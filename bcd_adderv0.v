==> flow/design.v <==
module BCDcount(Clock, Pushbutton1, Pushbutton2, Pushbutton3, Clear, BCD0, BCD1, BCD2, BCD3, LED);
input Clear, Clock;
input Pushbutton1, Pushbutton2, Pushbutton3;
reg [24:0]clock_count;
output reg [3:0] BCD1, BCD0, BCD2, BCD3;
output reg LED;
always@(posedge Clock)
begin
	if(Clear)
		begin
		BCD0 <= 0;
		BCD1 <= 0;
		BCD2 <= 0;
		BCD3 <= 0;
		LED <= 0;
		clock_count <= 0;
		end
	else if (clock_count == 25000000) 
		begin
			clock_count <= 0;
			if (Pushbutton1==0) 
			begin
				if(BCD0 == 4'b1001)
					begin
					BCD0 <= 0;
					if(BCD1 == 4'b1001)
						begin
						BCD1 <= 0;
						if(BCD2 == 4'b1001)
							begin
							BCD2 <= 0;
							if(BCD3 ==4'b1001)
								begin
								BCD3 <= 0;
								LED <= 1;
								end
							else
								BCD3 <= BCD3 +1;
							end
						else
						BCD2 <= BCD2+1;
						end
					else
						BCD1 <= BCD1 +1;
					end
				else
					begin
					BCD0 <= BCD0+1;
					end
			end
			else if (Pushbutton2==0) 
			begin
				if(BCD1 == 4'b1001)
					begin
					BCD1 <= 0;
					if(BCD2 == 4'b1001)
						begin
						BCD2 <= 0;
						if(BCD3 == 4'b1001)
							begin
							BCD3 <= 0;
							LED <= 1;
							end
						else
							BCD3 <= BCD3 +1;
						end
					else
						BCD2 <= BCD2+1;
					end
				else
					begin
					BCD1 <= BCD1+1;
					end
			end
			else if (Pushbutton3 == 0) 
			begin
				if(BCD2 == 4'b1001)
					begin
					BCD2 <= 0;
					if(BCD3 == 4'b1001)
						begin
						BCD3 <= 0;
						LED <= 1;
						end
					else
						BCD3 <= BCD3 +1;
					end
				else
					begin
					BCD2 <= BCD2 +1;
					end
			end	
		end
	else
		begin 
			clock_count <= clock_count+1;
		end
end
endmodule
module seg7(bcd,leds);
input [3:0] bcd;
output reg [7:1] leds;
always@(bcd)
case(bcd)
0: leds = 7'b1000000;
1: leds = 7'b1111001;
2: leds = 7'b0100100;
3: leds = 7'b0110000;
4: leds = 7'b0011001;
5: leds = 7'b0010010;
6: leds = 7'b0000010;
7: leds = 7'b1111000;
8: leds = 7'b0000000;
9: leds = 7'b0010000;
default: leds = 7'b1000000;
endcase
endmodule
module bcd(Clock, Reset, Pushbutton1, Pushbutton2, Pushbutton3, Digit0, Digit1, Digit2, Digit3, LED);
input Reset, Clock;
input Pushbutton1, Pushbutton2, Pushbutton3;
output wire LED;
output wire[7:1] Digit0, Digit1, Digit2, Digit3;
wire [3:0] BCD1, BCD0, BCD2, BCD3;
BCDcount counter(Clock, Pushbutton1, Pushbutton2, Pushbutton3, Reset, BCD0, BCD1, BCD2, BCD3, LED);
seg7 seg0(BCD0, Digit0);
seg7 seg1(BCD1, Digit1);
seg7 seg2(BCD2, Digit2);
seg7 seg3(BCD3, Digit3);
endmodule
== Step by step through the tools: bcd ==
What the tools print for bcd, step after step.
Lines are those of the file above, counted from 1.
Cell names lack the library's common part.
A cell with - has no value.
Design
  design top: bcd
  clock input: Clock
  standard-cell library: sky130hd
  library corner: tt_025C_1v80

== Elaborated design ==
Counts by Yosys on the flattened word-level netlist (proc, flatten, opt, wreduce; memories kept). Print and check cells are left out. Cells with the same type and inputs are merged into one.
Yosys's memory passes give these memory sizes; they may raise the number of words (mostly to a power of two), join words into wider ones and drop unused or constant bits.
Word-level totals
  register bits after elaboration: 42
  bits in latches: 0
  RAM bits: 0
  memory bits (read-only): 448
  word width x clocked read ports: 28
  memories: 4
  input bits: 5
  output and inout port bits: 29
  word-level cells: 61
Memories
  (no name shown): words 16, bits a word 7, rd ports 1, wr ports 0, line 104  | case(bcd)
  (no name shown): words 16, bits a word 7, rd ports 1, wr ports 0, line 104
  (no name shown): words 16, bits a word 7, rd ports 1, wr ports 0, line 104
  (no name shown): words 16, bits a word 7, rd ports 1, wr ports 0, line 104
Cells by class
  add/sub/neg operators: 5
  multipliers: 0
  div/mod/pow operators: 0
  order comparisons: 0
  equality and inequality tests: 7
  shift-type cells: 0
  mux-type cells: 33
  bitwise operators: 1
  reductions and logical operators: 5
Operators with widths (number)
  2-to-1 mux 4 bit: 26
  adder 25 x 1 -> 25 bit (second input constant): 1
  equality test 25 bit (second input constant): 1
  adder 4 x 1 -> 4 bit (second input constant): 4
  equality test 4 bit (second input constant): 4
  2-to-1 mux 1 bit: 7
  AND reduction 3 bit: 2
  != test 3 bit (second input constant): 1
  != test 2 bit (second input constant): 1
  AND reduction 2 bit: 1
  nonzero test 2 bit: 1
  OR reduction 2 bit: 1
  NOT 1 bit: 1

== Depth ==
Yosys ltp: most cells in a row. Word level: on the elaborated netlist, between registers, memories and ports. Mapped: between sequential cells and ports; inverters and the memories' decode and read muxes count.
Depth
  depth in word-level cells: 8
  ABC_AREA: 0
  depth in mapped cells: 14
  gate-level depth less buffers: 14

== Mapped cells and area ==
Source: synth_stat.txt of the flow (Yosys; design flattened, memories mapped). It holds for the ABC_AREA given above (unset counts as 0); a run with the other value may have another netlist.
The area totals of this step are shown rounded.
Cells by type
  dfxtp_1: number 70, total area 1.4E+03 µm²
  ha_1: number 28, total area 350.336 µm²
  nor2_1: number 64, total area 240.23 µm²
  xor2_1: number 18, total area 157.651 µm²
  mux2i_1: number 12, total area 120.115 µm²
  xnor2_1: number 11, total area 96.342 µm²
  inv_1: number 22, total area 82.579 µm²
  nand2_1: number 22, total area 82.579 µm²
  a21oi_1: number 15, total area 75.072 µm²
  nand3_1: number 13, total area 65.062 µm²
  o21ai_0: number 13, total area 65.062 µm²
  nor3_1: number 12, total area 60.058 µm²
  mux2_2: number 5, total area 56.304 µm²
  nand4_1: number 8, total area 50.048 µm²
  clkbuf_1: number 11, total area 41.29 µm²
  nor4_1: number 5, total area 31.28 µm²
  or2_2: number 5, total area 31.28 µm²
  a211oi_1: number 4, total area 30.029 µm²
Not listed: further types 33, cells in them 63.
Mapped netlist
  standard cells after synthesis: 401
  mapped area: 3580 µm²
  sequential part of the area: 1400 µm²
  mapped flip-flops: 70
  buffer cells: 13
The figures by module come from a second, unflattened synthesis with its own total; it is not the netlist above.
Second synthesis, totals
  cells (unflattened synthesis): 323
  area total of the unflattened synthesis: 2750 µm²
Each row is one instance without its submodules.
Modules
  BCDcount: instances 1, cells 227, area 2020 µm², sequential area 841 µm²
  seg7: instances 4, cells 24, area 184 µm², sequential area 0.0 µm²
  bcd: instances 1, cells 0, area 0.0 µm², sequential area 0.0 µm²

== Path before layout ==
Source: OpenSTA report_checks on the synthesized netlist (no wires, ideal clock, input and output delay 20% of the period each), path of least setup slack; recovery checks are left aside. Register names are those of the netlist, which keeps one name where synthesis merged equal registers.
Timing post-synthesis
  path kind: in2reg
  from: in Pushbutton2
  to: reg (no name shown)
  clock period: 5580 ps
  input delay: 1116 ps
  library setup time: 70 ps
  time at the first pin: 1116 ps
  data arrival time: 3373 ps
  required time: 5510 ps
  setup slack: 2137 ps
  delay of the path: 2327 ps
  stages on the path: 9
  path buffers: 1
  synthesis period reached: 3443 ps
"delay of the path" = arrival - input delay + setup time.
"stages on the path": output pins that drive a net of the path, with the launching flip-flop's if there is one; two outputs of one cell count as two.
"synthesis period reached" is the clock period less the worst setup slack; recovery checks do not enter. This is arithmetic on one report: input and output delays are still those of the set period (20% each).
Between the ends stands the longest chain of elaborated cells between them, by number of cells; it is not shown to be the way that was timed. Of several equally long chains one is given.
A line is the first line of the expression or statement that the cell stems from. Yosys adds cells for indexed reads and writes and turns some case tables into memories.
Between the ends, post-synthesis
  cell sequence: nand2_1 > mux2_2 > or4_1 > clkbuf_1 > mux2i_1 > or2_2 > ha_1 > or3_1 > a21oi_1
  cells in the longest elaborated chain: 4
  elaborated cells on any way between the ends: 6
  RTL lines with such cells: 2
  those cells by class: eq/ne (1); mux (4); reduce/logical (1)
RTL lines, path post-synthesis
  start, declared: line 120  | input Pushbutton1, Pushbutton2, Pushbutton3;
  2-to-1 mux 4 bit: line 51  | else if (Pushbutton2==0)
  2-to-1 mux 4 bit: line 21  | if (Pushbutton1==0)
  2-to-1 mux 4 bit (2 in a row)

== Path in the finished layout ==
Path of least setup slack in the final report of flow run A (OpenROAD, finished layout, wires in). Where an end is a register, its clock arrival counts in the times.
The path's times are printed in steps of 10 ps; the period is the one set.
Timing post-layout
  path kind: reg2reg
  from: reg counter.clock_count[2]
  to: reg (no name shown)
  clock period: 4590 ps
  library setup time: 70 ps
  time at the first pin: 330 ps
  data arrival time: 4370 ps
  required time: 4840 ps
  setup slack: 470 ps
  stages on the path: 14
  path buffers: 1
Between the ends stands the longest chain of elaborated cells between them, by number of cells; it is not shown to be the way that was timed. Of several equally long chains one is given.
A register here has more assigning lines than the two given.
Between the ends, post-layout
  cell sequence: dfxtp_1 > or4b_1 > or4_1 > buf_6 > nor4b_2 > mux2i_1 > nor2_1 > inv_1 > ha_1 > nand2_1 > nand3_1 > o21ai_0 > mux2_2 > o22ai_1
  cells in the longest elaborated chain: 4
  elaborated cells on any way between the ends: 4
  RTL lines with such cells: 1
  those cells by class: eq/ne (1); mux (2); reduce/logical (1)
RTL lines, path post-layout
  start, declared: line 4  | reg [24:0]clock_count;
  start, assigned: line 16  | clock_count <= 0;
  start, assigned: line 96  | clock_count <= clock_count+1;
  equality test 25 bit: line 18  | else if (clock_count == 25000000)
  AND reduction 3 bit
  2-to-1 mux 4 bit (2 in a row)

Record of 2 stored runs of the RTL-to-layout flow on bcd, platform sky130hd. The runs are unordered. Constraints: input delay and output delay 20% of the set period each, output load 0.01 pF.
"clock period achieved" is the run's clock period less its worst setup slack. It is reckoned from that one timing run; input and output delays stay at 20% of the period that was set.
By "time of the worst setup path" is meant the share of the clock period that the worst setup path is allowed (20% is reserved at inputs, 20% at outputs), minus its slack. Clock arrival times at its registers enter into it.
"time of the worst setup path" is known to 10 ps.
Measured values are rounded.

==> flow run A: settings <==
{ "period_ns": 4.59, "CORE_UTILIZATION": 49, "PLACE_DENSITY_LB_ADDON": 0.16, "CORE_ASPECT_RATIO": 1.88, "GPL_TIMING_DRIVEN": 0, "CTS_CLUSTER_SIZE": 40, "CAP_MARGIN": 20, "CORE_MARGIN": 2, "SLEW_MARGIN": 20 }
==> flow run A: results <==
worst setup slack after layout: 475 ps
post-route worst hold slack: 495 ps
sum of negative setup slack: 0 ps
final utilization: 61.4 %
clock period achieved: 4115 ps
area of the die: 8040 µm²
Yosys chip area after synthesis: 3580 µm²
time of the worst setup path: 4120 ps
critical path kind: reg2reg

==> flow run B: settings <==
{ "period_ns": 5.97, "CORE_UTILIZATION": 66, "SETUP_SLACK_MARGIN": 1.24, "CORE_MARGIN": 8, "ABC_AREA": 0, "GPL_TIMING_DRIVEN": 0, "CAP_MARGIN": 20, "SLEW_MARGIN": 20 }
==> flow run B: results <==
final utilization: 78.3 %
sum of negative setup slack: 0 ps
post-route worst hold slack: 484 ps
clock period achieved: 4058 ps
Yosys chip area after synthesis: 3580 µm²
time of the worst setup path: 2860 ps
critical path kind: in2reg
area of the die: 8040 µm²
worst setup slack after layout: 1910 ps
