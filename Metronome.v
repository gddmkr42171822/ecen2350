==> flow/design.v <==
module Metronome(Clock, Button, Switch, Display1, Display2, Display3, Display4, Led);
	input Clock;
	input Button;
	input [7:0] Switch;
	output [0:7] Display1, Display2, Display3, Display4;
	output reg [9:0] Led;
	wire[3:0] Ones, Tens, Hundreds;
	reg NewClock;
	wire Start;
	wire Enable;
	wire [31:0] Step;
	wire [31:0] Timer;
	wire [31:0] CurrentTime;
	wire [15:0] BPMBinary;
	latchD latch2(Button, Clock, Start);
	BPMSelector BPMSet(Clock, Start, Switch, BPMBinary, Timer, Step, Enable);
	BCDConverter BCDConv(BPMBinary, Ones, Tens, Hundreds);
	SevenSegment SSeg1(Ones, Display1);
	SevenSegment SSeg2(Tens, Display2);
	SevenSegment SSeg3(Hundreds, Display3);
	SevenSegment SSeg4(0, Display4);
	integer i;
	reg [2:0] Y,y;
	parameter [2:0] S0 = 3'b000, S1 = 3'b001, S2 = 3'b010, S3 = 3'b011, S4 = 3'b100, S5 = 3'b101, S6 = 3'b110, S7 = 3'b111;
	initial begin
		y <= S0;
	end
	always@(posedge Clock)
	begin
		y <= Y;
		i <= (i + 1);
		if(i >=	Timer)
		begin	
			i <= 0;
			NewClock <= !NewClock;
		end
		if(Enable) begin
			case(y)
				S0: begin Led = 10'b0000110000; if(i >= Step) Y = S1; end
				S1: begin Led = 10'b0001111000; if(i >= Timer) Y = S2; end
				S2: begin Led = 10'b0011111100; if(i >= Step) Y = S3; end
				S3: begin Led = 10'b0111111110; if(i >= Timer) Y = S4; end
				S4: begin Led = 10'b1111111111; if(i >= Step) Y = S5; end
				S5: begin Led = 10'b0111111110; if(i >= Timer) Y = S6; end
				S6: begin Led = 10'b0011111100; if(i >= Step) Y = S7; end
				S7: begin Led = 10'b0001111000; if(i >= Timer) Y = S0; end
				default: Y = y;
			endcase
		end
		else begin
			Led = 10'b0000110000;
			Y = S0;
		end		
	end
endmodule
module BPMSelector(Clock, Start, Switch, BPMBinary, Timer, Step, Enable);
	input Clock;
	input Start;
	input [7:0] Switch;
	output reg [15:0] BPMBinary;
	output reg [31:0] Timer;
	output reg [31:0] Step;
	output reg Enable;
	always@(posedge Clock)
	begin
		case(Switch)
			8'b00000001: begin Timer = 32'd100000000; BPMBinary = 16'd15; Step = 32'd50000000; Enable = 1'b1; end
			8'b00000010: begin Timer = 32'd50000000; BPMBinary = 16'd30; Step = 32'd25000000; Enable = 1'b1; end
			8'b00000100: begin Timer = 32'd25000000; BPMBinary = 16'd60; Step = 32'd12500000; Enable = 1'b1; end
			8'b00001000: begin Timer = 32'd18750000; BPMBinary = 16'd80; Step = 32'd9375000; Enable = 1'b1; end
			8'b00010000: begin Timer = 32'd15000000; BPMBinary = 16'd100; Step = 32'd7500000; Enable = 1'b1; end
			8'b00100000: begin Timer = 32'd12500000; BPMBinary = 16'd120; Step = 32'd6250000; Enable = 1'b1; end
			8'b01000000: begin Timer = 32'd10000000; BPMBinary = 16'd150; Step = 32'd5000000; Enable = 1'b1; end
			8'b10000000: begin Timer = 32'd8333334; BPMBinary = 16'd180; Step = 32'd4166667; Enable = 1'b1; end
			default: begin Enable = 1'b0; BPMBinary=16'd0;end
		endcase		
	end
endmodule
module SevenSegment(BCD, Display);
	input [3:0] BCD;
	output reg [7:0] Display;
	always@(BCD)
	begin
		case(BCD)
			4'h0 : Display = 8'b00000011;
			4'h1 : Display = 8'b10011111;
			4'h2 : Display = 8'b00100101;
			4'h3 : Display = 8'b00001101;
			4'h4 : Display = 8'b10011001;
			4'h5 : Display = 8'b01001001;
			4'h6 : Display = 8'b01000001;
			4'h7 : Display = 8'b00011111;
			4'h8 : Display = 8'b00000001;
			4'h9 : Display = 8'b00001001; 
			default: Display = 8'b00000011;
		endcase
	end
endmodule
module latchD(D, Clock, Q);
	input D, Clock;
	output Q;
	reg [2:0] S;
	always@(posedge Clock)
	begin
		S[0] <= D;
		S[1] <= S[0];
		S[2] <= S[1];
	end
	assign Q = S[1]&~S[2];
endmodule
module BCDConverter(B, ones, tens, hundreds);
	input [15:0] B;
	output reg [3:0] ones, tens, hundreds;
	integer i;
	always @(B)
	begin
		ones = 4'd0;
		tens = 4'd0;
		hundreds = 4'd0;
		for(i = 15; i>=0; i = i - 1)
		begin
			if (hundreds >= 5)
				hundreds = hundreds + 3;
			if (tens >=5)
				tens = tens + 3;
			if (ones >= 5)
				ones = ones + 3;
			hundreds = hundreds << 1;
			hundreds[0] = tens[3];
			tens = tens << 1;
			tens[0] = ones[3];
			ones = ones << 1;
			ones[0] = B[i];
		end
	end
endmodule
Step by step through the tools: Metronome
What the tools print for Metronome, step after step.
Lines are those of the file above, counted from 1.
Operators: Yosys type, input widths -> output width; for muxes data width and select width s.
Cell names lack the library's common part.
Not given: n/a
Set-up
  top: Metronome
  clock: Clock
  cell library: sky130hd
  timing corner: tt_025C_1v80

Word level
Yosys after proc, flatten, opt, wreduce and memory -nomap, before mapping. Memory bits, and registers merged into a memory's read port (data or address), are not among the register bits. Print and check cells are not counted.
Yosys's memory passes give these memory sizes; they may raise the number of words (mostly to a power of two), join words into wider ones and drop unused or constant bits.
Word-level totals
  elaborated cells: 185
  bits of input ports: 10
  memories kept: 4
  ROM bits: 448
  bits in registers: 129
Operators by class
  equal/unequal tests: 23
  multiplexer cells: 56
  $add $sub $neg: 43
  reductions and logical operators: 7
  $lt $le $gt $ge: 44
Memory list
  (name not given): depth 16, width 7, rd ports 1, wr ports 0, line 84  | case(BCD)
  (name not given): depth 16, width 7, rd ports 1, wr ports 0, line 84
  (name not given): depth 16, width 7, rd ports 1, wr ports 0, line 84
  (name not given): depth 16, width 7, rd ports 1, wr ports 0, line 84
Operators with widths (number)
  $pmux 32 s8: 2
  $ge 4x3->1 const B: 39
  $add 4x2->4 const B: 27
  $mux 4: 27
  $mux 3: 23
  $ge 32x32->1: 2
  $pmux 8 s8: 1
  $pmux 10 s5: 1
  $add 3x2->3 const B: 12
  $add 32x2->32 const B: 1
  $pmux 3 s8: 1
  $ne 2x2->1 const B: 8
  $eq 3x3->1 const B: 4
  $eq 8x1->1 const B: 1
  $eq 8x2->1 const B: 1
  $eq 8x3->1 const B: 1
  $eq 8x4->1 const B: 1
  $eq 8x5->1 const B: 1
  $eq 8x6->1 const B: 1
  $eq 8x7->1 const B: 1
  $eq 8x8->1 const B: 1
  $reduce_and 8->1: 1
  $reduce_bool 8->1: 1
  $reduce_or 8->1: 1
  $add 1x2->3 const AB: 2
  $ge 1x3->1 const AB: 2
  $reduce_or 2->1: 3
  $eq 3x2->1 const B: 2
Not listed: further kinds 5, cells in them 5.

Longest topological paths
Depth = most cells in a row (Yosys ltp): at word level without a register or memory, in the mapped netlist without a sequential cell, where the memories' decode and read muxes count.
Logic depth
  depth after elaboration: 30
  ABC_AREA: 0
  mapped depth: 28
  depth with buffers taken out: 27

Netlist
The flow's flattened synthesis, as Yosys stat reports it; memories are mapped. The netlist is that of the ABC_AREA named above (0 if unset); the other value can give another one.
Cell types (number)
  dfxtp_1: 51
  ha_1: 65
  edfxtp_1: 22
  nor2_1: 68
  nand2_1: 52
  xor2_1: 20
  inv_1: 45
  buf_4: 20
  xnor2_1: 15
  a21o_1: 17
  a21oi_1: 25
  nand3_1: 20
  o21ai_0: 20
  nor2b_1: 15
  mux2i_1: 8
  and2_1: 12
  and3_1: 12
  nor3_1: 14
Other cell types: 57; their cells: 132.
Mapped netlist
  cell area after synthesis: 5450.2 sq um
  flip-flops: 73
  standard cells after synthesis: 633
  sequential area: 1681.6 sq um
By module: a second synthesis without flattening, with its own total; a netlist apart from the flattened one above.
Second synthesis, totals
  cell total of the unflattened synthesis: 1335
  area (unflattened synthesis): 10577.6 sq um
Each row is one instance without its submodules.
By module
  BCDConverter: seq. area 0.0 sq um, cells 653, area 4610.7 sq um, instances 1
  Metronome: seq. area 840.8 sq um, cells 404, area 3313.2 sq um, instances 1
  BPMSelector: seq. area 840.8 sq um, cells 170, area 1799.2 sq um, instances 1
  SevenSegment: seq. area 0.0 sq um, cells 26, area 195.2 sq um, instances 4
  latchD: seq. area 60.1 sq um, cells 4, area 73.8 sq um, instances 1

Worst setup path after synthesis
Source: OpenSTA report_checks on the synthesized netlist (no wires, ideal clock, input and output delay 20% of the period each), path of least setup slack; recovery checks are left aside. Register names are those of the netlist, which keeps one name where synthesis merged equal registers.
Timing after synthesis
  kind: register to output
  start point: register BPMSet.BPMBinary[6]
  end point: output Display2[2]
  arrival: 5.346 ns
  delay of the path: 5.346 ns
  launch time at the first pin: 0.000 ns
  path slack: 1.446 ns
  clock period: 8.49 ns
  required time: 6.792 ns
  stages on the path: 28
  synthesis period reached: 7.044 ns
"delay of the path" = arrival - input delay + setup time.
At an output port there is no setup time.
"stages on the path": output pins that drive a net of the path, with the launching flip-flop's if there is one; two outputs of one cell count as two.
"synthesis period reached" is the clock period less the worst setup slack; recovery checks do not enter. This is arithmetic on one report: input and output delays are still those of the set period (20% each).
Between the ends stands the longest chain of elaborated cells between them, by number of cells; it is not shown to be the way that was timed. Of several equally long chains one is given.
A line is the first line of the expression or statement that the cell stems from. Yosys adds cells for indexed reads and writes and turns some case tables into memories.
A memory read counts as a cell of the chain, while the word-level depth stops at memories.
A register here has more assigning lines than the two given.
Between the ends, after synthesis
  cell sequence: dfxtp_1 > inv_1 > ha_1 > o21ai_1 > xnor2_2 > ha_1 > nand2b_1 > a32oi_4 > xnor2_1 > inv_1 > ha_1 > nor2b_1 > or2b_1 > mux2i_2 > nor2_1 > inv_1 > ha_1 > buf_2 > a21oi_1 > a21boi_1 > ha_1 > o21ai_1 > a311o_1 > o21a_1 > a21oi_2 > ha_1 > inv_1 > nor3_1
  cells in the longest elaborated chain: 13
  elaborated cells between the ends (all ways): 34
  RTL lines with such cells: 5
Ends and longest elaborated chain, after synthesis
  from (decl): line 60  | output reg [15:0] BPMBinary;
  from (assign): line 67  | 8'b00000001: begin Timer = 32'd100000000; BPMBinary = 16'd15; Step = 32'd50000000; Enable = 1'b1; end
  from (assign): line 68  | 8'b00000010: begin Timer = 32'd50000000; BPMBinary = 16'd30; Step = 32'd25000000; Enable = 1'b1; end
  $add 4x2->4: line 127  | ones = ones + 3;
  $mux 4: line 126  | if (ones >= 5)
  $ge 4x3->1: line 126
  $mux 4: line 126
  $ge 4x3->1: line 126
  $mux 4: line 126
  $ge 4x3->1: line 126
  $mux 4: line 126
  $ge 4x3->1: line 126
  $mux 4: line 126
  $add 4x2->4: line 127
  $mux 4: line 126
  $mem_v2 16x7: line 84  | case(BCD)
  to (decl): line 5  | output [0:7] Display1, Display2, Display3, Display4;

Path in the finished layout
From the final timing report of record 1: the path of least setup slack in the routed layout; clock arrival at registers is part of the times.
Timing after layout
  kind: register to output
  start point: register BPMSet.BPMBinary[6]
  end point: output Display2[2]
  required time: 6.08 ns
  path slack: 0.26 ns
  clock period: 7.6 ns
  stages on the path: 28
  arrival: 5.82 ns
  launch time at the first pin: 0.34 ns
Between the ends stands the longest chain of elaborated cells between them, by number of cells; it is not shown to be the way that was timed. Of several equally long chains one is given.
A memory read counts as a cell of the chain, while the word-level depth stops at memories.
A register here has more assigning lines than the two given.
Between the ends, after layout
  cell sequence: dfxtp_4 > inv_1 > ha_2 > o21ai_2 > xnor2_2 > ha_2 > nand2b_1 > a32oi_4 > xnor2_2 > inv_2 > ha_1 > nor2b_4 > or2b_1 > mux2i_2 > nor2_1 > inv_1 > ha_1 > nand2_1 > a21boi_2 > ha_1 > a211oi_1 > a311o_1 > o21a_1 > a21oi_4 > ha_1 > inv_1 > nor3_1 > clkdlybuf4s50_1
  cells in the longest elaborated chain: 13
  elaborated cells between the ends (all ways): 34
  RTL lines with such cells: 5
Ends and longest elaborated chain, after layout
  from (decl): line 60  | output reg [15:0] BPMBinary;
  from (assign): line 67  | 8'b00000001: begin Timer = 32'd100000000; BPMBinary = 16'd15; Step = 32'd50000000; Enable = 1'b1; end
  from (assign): line 68  | 8'b00000010: begin Timer = 32'd50000000; BPMBinary = 16'd30; Step = 32'd25000000; Enable = 1'b1; end
  $add 4x2->4: line 127  | ones = ones + 3;
  $mux 4: line 126  | if (ones >= 5)
  $ge 4x3->1: line 126
  $mux 4: line 126
  $ge 4x3->1: line 126
  $mux 4: line 126
  $ge 4x3->1: line 126
  $mux 4: line 126
  $ge 4x3->1: line 126
  $mux 4: line 126
  $add 4x2->4: line 127
  $mux 4: line 126
  $mem_v2 16x7: line 84  | case(BCD)
  to (decl): line 5  | output [0:7] Display1, Display2, Display3, Display4;

2 stored runs of Metronome in the flow (synthesis by Yosys, layout by OpenROAD, sky130hd cells), in arbitrary order. Constraints: input delay and output delay 20% of the set period each, output load 0.01 pF.
"achieved clock period" means the clock period less the worst setup slack. The figure is calculated, with input and output delays left at 20% of the set period.
"worst setup path time" is the time allowed to the run's worst setup path (the clock period less input and output delay, where it has them) less its slack. Clock arrival times count: a late capture clock shortens it, a late launch clock lengthens it.
"power" is the tool's figure for a default switching activity; nothing was simulated.

Record 1
==> flow/run.sh <==
#!/bin/bash
# the make line also repeats the synthesis and layout settings of config.mk as NAME=value (left out here)
make -C /OpenROAD-flow-scripts/flow DESIGN_CONFIG=/design/flow/config.mk WORK_HOME=/design/flow/orfs CLKGATE_MAP_FILE= finish
==> flow/config.mk <==
export PLATFORM = sky130hd
export DESIGN_NAME = Metronome
export DESIGN_NICKNAME = Metronome
export VERILOG_FILES = /design/flow/design.v
export SDC_FILE = /design/flow/constraint.sdc
export NUM_CORES = 4
export LEC_CHECK = 0
export CAP_MARGIN = 20
export CORE_MARGIN = 2
export CORE_UTILIZATION = 57
export SLEW_MARGIN = 20
==> flow/constraint.sdc <==
create_clock -name core_clock -period 7.6 [get_ports {Clock}]
set_input_delay 1.5200 -clock core_clock [delete_from_list [all_inputs] [get_ports {Clock}]]
set_output_delay 1.5200 -clock core_clock [all_outputs]
set_load 0.01 [all_outputs]

==> results of record 1 <==
chip area after synthesis (Yosys): 5450.2 sq um
die area: 10360.2 sq um
standard-cell area of the final layout: 6155.9 sq um
utilization: 66.6 %
worst setup slack after layout: 0.256 ns
total negative slack: 0.000 ns
worst hold slack: 0.361 ns
power: 767.9 µW
achieved clock period: 7.344 ns
worst setup path time: 5.82 ns
worst setup path kind: register to output

Record 2
==> flow/run.sh <==
#!/bin/bash
# the make line also repeats the synthesis and layout settings of config.mk as NAME=value (left out here)
make -C /OpenROAD-flow-scripts/flow DESIGN_CONFIG=/design/flow/config.mk WORK_HOME=/design/flow/orfs CLKGATE_MAP_FILE= finish
==> flow/config.mk <==
export PLATFORM = sky130hd
export DESIGN_NAME = Metronome
export DESIGN_NICKNAME = Metronome
export VERILOG_FILES = /design/flow/design.v
export SDC_FILE = /design/flow/constraint.sdc
export NUM_CORES = 4
export LEC_CHECK = 0
export CAP_MARGIN = 20
export CELL_PAD_IN_SITES_GLOBAL_PLACEMENT = 3
export CORE_MARGIN = 9
export CORE_UTILIZATION = 29
export CTS_CLUSTER_SIZE = 20
export GPL_ROUTABILITY_DRIVEN = 0
export MAX_ROUTING_LAYER = met4
export PLACE_DENSITY_LB_ADDON = 0.02
export SLEW_MARGIN = 20
==> flow/constraint.sdc <==
create_clock -name core_clock -period 6.74 [get_ports {Clock}]
set_input_delay 1.3480 -clock core_clock [delete_from_list [all_inputs] [get_ports {Clock}]]
set_output_delay 1.3480 -clock core_clock [all_outputs]
set_load 0.01 [all_outputs]

==> results of record 2 <==
chip area after synthesis (Yosys): 5450.2 sq um
die area: 24052.9 sq um
standard-cell area of the final layout: 6461.2 sq um
utilization: 35.5 %
worst setup slack after layout: 0.270 ns
total negative slack: 0.000 ns
worst hold slack: 0.350 ns
power: 986.3 µW
achieved clock period: 6.470 ns
worst setup path time: 5.12 ns
worst setup path kind: register to output
